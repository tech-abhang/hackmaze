==> flow/design.v <==
`timescale 1ns / 1ps
(* KEEP_HIERARCHY = "yes" *)
module audio_file_reader (
  (* DONT_TOUCH = "true" *) 
  (* CLOCK_DEDICATED_ROUTE = "TRUE" *)
  input  wire        clk,             
  input  wire        rst,             
  output reg         sd_read_req,     
  input  wire        sd_data_valid,   
  input  wire [7:0]  sd_data,         
  output reg  [7:0]  mfcc_data,       
  output reg         mfcc_data_valid, 
  input  wire        mfcc_data_ready  
);
  parameter NUM_SAMPLES = 1024;
  localparam IDLE = 2'b00,
             READ = 2'b01,
             SEND = 2'b10,
             DONE = 2'b11;
  reg [1:0] state, next_state;
  reg [15:0] sample_count;   
  always @(posedge clk or posedge rst) begin
    if (rst) begin
      state         <= IDLE;
      sample_count  <= 16'd0;
    end else begin
      state <= next_state;
      if ((state == SEND) && mfcc_data_ready)
        sample_count <= sample_count + 16'd1;
    end
  end
  always @(*) begin
    next_state = state;   
    case (state)
      IDLE: begin
        next_state = READ;
      end
      READ: begin
        if (sd_data_valid)
          next_state = SEND;
        else
          next_state = READ;
      end
      SEND: begin
        if (mfcc_data_ready) begin
          if (sample_count + 1 >= NUM_SAMPLES)
            next_state = DONE;
          else
            next_state = READ;
        end else begin
          next_state = SEND;
        end
      end
      DONE: begin
        next_state = DONE;
      end
      default: next_state = IDLE;
    endcase
  end
  always @(posedge clk or posedge rst) begin
    if (rst) begin
      sd_read_req     <= 1'b0;
      mfcc_data_valid <= 1'b0;
      mfcc_data       <= 8'd0;
    end else begin
      case (state)
        IDLE: begin
          sd_read_req     <= 1'b0;
          mfcc_data_valid <= 1'b0;
          mfcc_data       <= 8'd0;
        end
        READ: begin
          sd_read_req     <= 1'b1;
          mfcc_data_valid <= 1'b0;
          mfcc_data       <= 8'd0;
        end
        SEND: begin
          sd_read_req     <= 1'b0;
          mfcc_data_valid <= 1'b1;
          mfcc_data       <= sd_data;
        end
        DONE: begin
          sd_read_req     <= 1'b0;
          mfcc_data_valid <= 1'b0;
          mfcc_data       <= 8'd0;
        end
        default: begin
          sd_read_req     <= 1'b0;
          mfcc_data_valid <= 1'b0;
          mfcc_data       <= 8'd0;
        end
      endcase
    end
  end
endmodule
# Step by step through the tools: audio_file_reader
# Tool output for the design above, in the order of the flow.
# Line numbers count from 1 in the design file above.
# Operators carry their Yosys type and port widths (W data, S select, Z words).
# A cell with - has no value.
# design
top	audio_file_reader
clock_port	clk
lib	sky130hd
corner	tt_025C_1v80

# Elaborated design
# Yosys after proc, flatten, opt, wreduce and memory -nomap, before mapping. Enables and synchronous resets that opt folds into registers are not counted as muxes. Memory bits, and registers merged into a memory's read port (data or address), are not among the register bits. Print and check cells are not counted.
# word_totals
ff_bits	28
input_bits	12
output_inout_bits	10
elab_cells	22
# op_classes
add_sub_neg	2
n_cmp	1
n_eq	3
muxes	7
reduce_and_logical	4
# op_table
operator	n
$add A16 B1 Y17 const B	1
$ge A17 B11 Y1 const B	1
$add A16 B1 Y16 const B	1
$pmux W8 S2	1
$pmux W2 S4	1
$reduce_or A3 Y1	2
$mux W2	3
$eq A2 B2 Y1 const B	2
$pmux W1 S2	2
$eq A2 B1 Y1 const B	1
$logic_not A2 Y1	1
$logic_and A1 B1 Y1	1

# Longest topological paths
# Longest topological path by Yosys (ltp), each cell counted once; first at word level (registers and memories cut), then after technology mapping (sequential cells cut; the memories' decode and read muxes count).
# logic_depth
word_depth	5
ABC_AREA	0
depth_mapped	5
ltp_nobuf	5

# After synthesis
# Source: synth_stat.txt of the flow (Yosys; design flattened, memories mapped). It holds for the ABC_AREA given above (unset counts as 0); a run with the other value may have another netlist.
# types
cell	n	type_area_um2
sky130_fd_sc_hd__dfrtp_1	29	725.696
sky130_fd_sc_hd__xnor2_1	9	78.826
sky130_fd_sc_hd__and2_1	9	56.304
sky130_fd_sc_hd__xor2_1	6	52.55
sky130_fd_sc_hd__nand2_1	11	41.29
sky130_fd_sc_hd__nand3_1	7	35.034
sky130_fd_sc_hd__nand4_1	5	31.28
sky130_fd_sc_hd__nor3_1	6	30.029
sky130_fd_sc_hd__dfstp_2	1	26.275
sky130_fd_sc_hd__nor4_2	2	25.024
sky130_fd_sc_hd__nand4_4	1	21.27
sky130_fd_sc_hd__inv_1	5	18.768
sky130_fd_sc_hd__o311ai_1	2	17.517
sky130_fd_sc_hd__o41ai_2	1	16.266
sky130_fd_sc_hd__a2111oi_2	1	15.014
sky130_fd_sc_hd__ha_1	1	12.512
sky130_fd_sc_hd__buf_6	1	11.261
sky130_fd_sc_hd__nor2_1	3	11.261
# Not listed: further types 16, cells in them 18.
# mapped
stdcells	118
yosys_area_um2	1346.3
seqArea_um2	752.0
flip_flops	30
n_buf	4

# Timing after synthesis
# Path of least setup slack by OpenSTA after synthesis, without wires, with an ideal clock, recovery checks aside; 20% of the period is set as input and as output delay. Where synthesis merged equal registers, the netlist keeps one of their names.
# synth_timing
path_kind	reg-to-reg
from	register sample_count[11]
to	register state
tclk_ns	2.16
setup_time_ns	0.126
t_first_pin_ns	0.000
t_arrival_ns	1.487
required_time_ns	2.034
setup_slack_ns	0.547
path_delay_ns	1.613
path_stages	6
n_path_buf	1
synth_period_reached_ns	1.613
# "path_delay_ns" is the arrival time less input delay plus setup time.
# "path_stages": output pins that drive a net of the path, with the launching flip-flop's if there is one; two outputs of one cell count as two.
# "synth_period_reached_ns" is the clock period less the worst setup slack; recovery checks do not enter. This is arithmetic on one report: input and output delays are still those of the set period (20% each).
# An end named without its bit number is one bit of that signal or, where synthesis recoded a state register, one of its new flip-flops.
# Between the ends stands the longest chain of elaborated cells between them, by number of cells; it is not shown to be the way that was timed. Of several equally long chains one is given.
# Each line given opens the expression or statement behind the cell; cells for indexed reads and writes are added by Yosys, which also makes memories of some case tables.
# synth_between
cell_sequence	sky130_fd_sc_hd__dfrtp_1 -> sky130_fd_sc_hd__buf_6 -> sky130_fd_sc_hd__a211o_1 -> sky130_fd_sc_hd__a2111oi_2 -> sky130_fd_sc_hd__a21oi_1 -> sky130_fd_sc_hd__o32a_1
elab_chain_len	5
cells_between	5
lines_between	3
classes_between	add/sub (1); compare (1); mux (3)
# synth_lines
element	line_no	source
start: declaration	21	reg [15:0] sample_count;
start: assignment	25	sample_count  <= 16'd0;
start: assignment	29	sample_count <= sample_count + 16'd1;
$add A16 B1 Y17	46	if (sample_count + 1 >= NUM_SAMPLES)
$ge A17 B11 Y1	46
$mux W2	46
$mux W2	45	if (mfcc_data_ready) begin
$pmux W2 S4	34	case (state)
end: assignment	24	state         <= IDLE;
end: assignment	27	state <= next_state;
end: declaration	20	reg [1:0] state, next_state;

# Worst path after layout
# Path of least setup slack in the final report of run 2 (OpenROAD, finished layout, wires in). Where an end is a register, its clock arrival counts in the times.
# layout_timing
path_kind	reg-to-reg
from	register sample_count[11]
to	register state
tclk_ns	1.84
setup_time_ns	0.11
t_first_pin_ns	0.34
t_arrival_ns	1.94
required_time_ns	2.07
setup_slack_ns	0.13
path_stages	5
n_path_buf	0
# An end named without its bit number is one bit of that signal or, where synthesis recoded a state register, one of its new flip-flops.
# Between the ends stands the longest chain of elaborated cells between them, by number of cells; it is not shown to be the way that was timed. Of several equally long chains one is given.
# layout_between
cell_sequence	sky130_fd_sc_hd__dfrtp_1 -> sky130_fd_sc_hd__a211o_1 -> sky130_fd_sc_hd__a2111oi_2 -> sky130_fd_sc_hd__a21oi_1 -> sky130_fd_sc_hd__o32a_1
elab_chain_len	5
cells_between	5
lines_between	3
classes_between	add/sub (1); compare (1); mux (3)
# layout_lines
element	line_no	source
start: declaration	21	reg [15:0] sample_count;
start: assignment	25	sample_count  <= 16'd0;
start: assignment	29	sample_count <= sample_count + 16'd1;
$add A16 B1 Y17	46	if (sample_count + 1 >= NUM_SAMPLES)
$ge A17 B11 Y1	46
$mux W2	46
$mux W2	45	if (mfcc_data_ready) begin
$pmux W2 S4	34	case (state)
end: assignment	24	state         <= IDLE;
end: assignment	27	state <= next_state;
end: declaration	20	reg [1:0] state, next_state;

# Flow measurements of audio_file_reader on sky130hd: 2 stored runs with different settings, listed in no order. Input and output delays are each 20% of the period that was set; the output load is 0.01 pF.
# "worst_path_ns" is the time allowed to the run's worst setup path (the clock period less input and output delay, where it has them) less its slack. Clock arrival times count: a late capture clock shortens it, a late launch clock lengthens it.
# Settings: - = not set for that run.
# Among the results, - means that no value is shown for the run.
stored run	period_ns	CORE_UTILIZATION	PLACE_DENSITY_LB_ADDON	CORE_MARGIN	CELL_PAD_IN_SITES_GLOBAL_PLACEMENT	ABC_AREA	GPL_TIMING_DRIVEN	GPL_ROUTABILITY_DRIVEN	CTS_CLUSTER_DIAMETER	CAP_MARGIN	SLEW_MARGIN	synth_chip_area_um2	die_footprint_um2	post_route_stdcell_area_um2	final_util_frac	timing.setup.ws_ns	worst_path_ns	timing.worst_path_kind
run 1	0.969	72	0.29	6	1	0	1	0	373	30	20	-	-	-	-	-	-	-
run 2	1.84	40	-	2	-	-	-	-	-	20	20	1346.3	3845.9	1715.4	0.522	0.127	1.71	reg-to-reg
# Run 1: unfinished; error FLW-0024 in placement
